==> flow/design.v <==
`timescale 1ns / 1ps
module TurnL(
input clock,
input oc,
output IN1,
output IN2,
output IN3,
output IN4,
output PWMA,
output PWMB
);
assign IN1 = 1; 
assign IN2 = 0;
assign IN3 = 0;
assign IN4 = 1;
reg [31:0] scount;
reg [20:0] counter;
reg [20:0] width;
reg PWM_tempA;
reg PWM_tempB;
reg done_temp;
initial begin
    counter = 0;
    scount = 0;
    done_temp = 0;
    width = 21'd416666;  
    PWM_tempA = 0;
    PWM_tempB = 0;
end
always@(posedge clock) begin
    if (counter == 1666667)
        counter = 0;
    else
        counter <= counter + 1;
    if (oc) begin
        PWM_tempA = 0;
    end
    else if (counter < width) begin
        PWM_tempA <=1; 
    end
    else begin 
      PWM_tempA <=0;
    end
end
assign PWMA = PWM_tempA;
always@(posedge clock) begin
    if (counter == 1666667) begin
        counter = 0; end
    else begin
        counter <= counter + 1;
        end
    if (oc) begin
        PWM_tempB = 0;
    end
    else if (counter < width) begin
        PWM_tempB <=1; 
    end
    else begin 
      PWM_tempB <=0;
    end
end
assign PWMB = PWM_tempB;
always @ (posedge clock) begin
scount <= scount + 1;
if (scount == 50000000) begin   
done_temp = 1;
end 
else begin
done_temp = 0;
end
end
assign done = done_temp;
endmodule
# Tool chain data of TurnL
# Tool output for the design above, in the order of the flow.
# Line numbers count from 1 in the design file above.
# Library cell names are shortened.
# The mark -- stands for no value.
# inputs
design	TurnL
clock	clock
cell_library	sky130hd
pvt_corner	tt_025C_1v80

# After elaboration
# Yosys after proc, flatten, opt, wreduce and memory -nomap, before mapping. Enables and synchronous resets that opt folds into registers are not counted as muxes. Memory bits, and registers merged into a memory's read port (data or address), are not among the register bits. Print and check cells are not counted. Equal cells are merged and count once.
# bits
wordCells	7
input_bits	2
register_bits	22
output_inout_bits	6
# op_classes
compare	1
addsub	1
equal	1
muxes	2
# ops
cell	count
21-bit by 1-bit adder with 21-bit output (second input constant)	1
21-bit by 19-bit < comparator with 1-bit output (second input constant)	1
21-bit == test (second input constant)	1
21-bit 2-to-1 mux	1
1-bit 2-to-1 mux	1

# Logic depth
# Depth = most cells in a row (Yosys ltp): at word level without a register or memory, in the mapped netlist without a sequential cell, where the memories' decode and read muxes count.
# depth
ltp_word	4
ABC_AREA	0
ltp_mapped	9
mapped_depth_nobuf	7

# Synthesis result
# The flow's flattened synthesis, as Yosys stat reports it; memories are mapped. The netlist is that of the ABC_AREA named above (0 if unset); the other value can give another one.
# by_type
cell	count	type_area_um2
dfxtp_1	22	440.422
xnor2_1	15	131.376
nor2_1	20	75.072
xor2_1	6	52.55
nand4_1	8	50.048
nand3_1	9	45.043
buf_4	5	37.536
nand2_1	10	37.536
a211oi_1	4	30.029
nand4b_1	3	26.275
and3_1	4	25.024
buf_2	5	25.024
nor4_2	2	25.024
inv_1	6	22.522
nor4_4	1	21.27
and2_1	3	18.768
a31o_2	2	17.517
nor4b_1	2	17.517
# Other cell types: 26; their cells: 38.
# synth_totals
mapped_area_um2	1366.3
ffs	22
mapped_cells	165

# Timing after synthesis
# Source: OpenSTA report_checks on the synthesized netlist (no wires, ideal clock, input and output delay 20% of the period each), path of least setup slack; recovery checks are left aside. Register names are those of the netlist, which keeps one name where synthesis merged equal registers.
# synth_path
path_kind	flip-flop to flip-flop
start	reg counter[0]
end	reg PWM_tempB
period_ps	2190
required_time_ps	2061
setup_slack_ps	261
stages	10
arrival_time_ps	1800
path_delay_ps	1929
setup_ps	129
path_buffers	2
period_less_setup_slack_ps	1929
# "path_delay_ps" = arrival - input delay + setup time.
# "stages" counts driving pins, that of a launching flip-flop among them; a cell with two outputs on the path counts twice.
# "period_less_setup_slack_ps" is the clock period less the worst setup slack; recovery checks do not enter. This is arithmetic on one report: input and output delays are still those of the set period (20% each).
# The rows between start and end are the longest chain of elaborated cells between them; the timing report does not say that the signal goes this way. Where chains are equally long, one stands for them.
# Each line given opens the expression or statement behind the cell; cells for indexed reads and writes are added by Yosys, which also makes memories of some case tables.
# At most two assigning lines are given for a register; there are more.
# synth_between
cell_sequence	dfxtp_1 -> ha_1 -> and2_1 -> buf_2 -> and3_1 -> buf_2 -> o21ai_1 -> a22oi_1 -> nor4b_1 -> a211oi_1
elab_chain_cells	4
# synth_rtl
element	line	rtl
from (decl)	17	reg [20:0] counter;
21-bit by 1-bit adder with 21-bit output	50	counter <= counter + 1;
21-bit 2-to-1 mux	47	if (counter == 1666667) begin
21-bit by 19-bit < comparator with 1-bit output	55	else if (counter < width) begin
1-bit 2-to-1 mux	55
to (assign)	53	PWM_tempB = 0;
to (assign)	56	PWM_tempB <=1;
to (decl)	20	reg PWM_tempB;

# Timing after layout
# From the final timing report of run A: the path of least setup slack in the routed layout; clock arrival at registers is part of the times.
# The report prints the path's times to 10 ps; the period is as set.
# layout_path
path_kind	flip-flop to flip-flop
start	reg counter[0]
end	reg PWM_tempB
setup_slack_ps	660
arrival_time_ps	2470
path_buffers	1
required_time_ps	3130
period_ps	2990
stages	9
setup_ps	120
# The rows between start and end are the longest chain of elaborated cells between them; the timing report does not say that the signal goes this way. Where chains are equally long, one stands for them.
# At most two assigning lines are given for a register; there are more.
# layout_between
cell_sequence	dfxtp_1 -> ha_1 -> and2_1 -> buf_2 -> nand3_2 -> o41ai_2 -> a22oi_1 -> nor4b_1 -> a211oi_1
elab_chain_cells	4
# layout_rtl
element	line	rtl
from (decl)	17	reg [20:0] counter;
21-bit by 1-bit adder with 21-bit output	50	counter <= counter + 1;
21-bit 2-to-1 mux	47	if (counter == 1666667) begin
21-bit by 19-bit < comparator with 1-bit output	55	else if (counter < width) begin
1-bit 2-to-1 mux	55
to (assign)	53	PWM_tempB = 0;
to (assign)	56	PWM_tempB <=1;
to (decl)	20	reg PWM_tempB;

# Record of 2 stored runs of the RTL-to-layout flow on TurnL, platform sky130hd. The runs are unordered. Constraints: input delay and output delay 20% of the set period each, output load 0.01 pF.
# "timing.achieved_period_ps": clock period set for the run, less the worst setup slack. It is reckoned from that one timing run; input and output delays stay at 20% of the period that was set.
# "worstPathTime_ps": the worst setup path's part of the clock period (all of it between registers, 20% less for each end at a port) less its slack. A launch clock that arrives late makes it longer, a capture clock that arrives late makes it shorter.
# "fin_power_mw" rests on the timing tool's default activity at the inputs, not on a simulated workload.
# "worstPathTime_ps" is given in steps of 10 ps.
# Settings: . = not set for that run.
name,run A,run B
period_ns,2.99,1.59
CORE_UTILIZATION,34,40
SETUP_SLACK_MARGIN,0.36,.
PLACE_DENSITY_LB_ADDON,0.29,.
GPL_TIMING_DRIVEN,0,.
GPL_ROUTABILITY_DRIVEN,0,.
CTS_CLUSTER_SIZE,48,.
CTS_CLUSTER_DIAMETER,337,.
CAP_MARGIN,20,20
CORE_MARGIN,2,2
SLEW_MARGIN,20,20
yosys_chip_area_um2,1366.3,1366.3
design_die_area_um2,4541.4,3899.4
stdcell_area_um2,1507.7,2120.8
final_util_pct,38.2,64.1
setup_ws_ps,656,-168
setup_tns_ps,0,-199
fin_hold_ws_ps,504,453
fin_power_mw,0.4812,0.9328
timing.achieved_period_ps,2334,1758
worstPathTime_ps,2330,1760
worst_path_kind,flip-flop to flip-flop,flip-flop to flip-flop
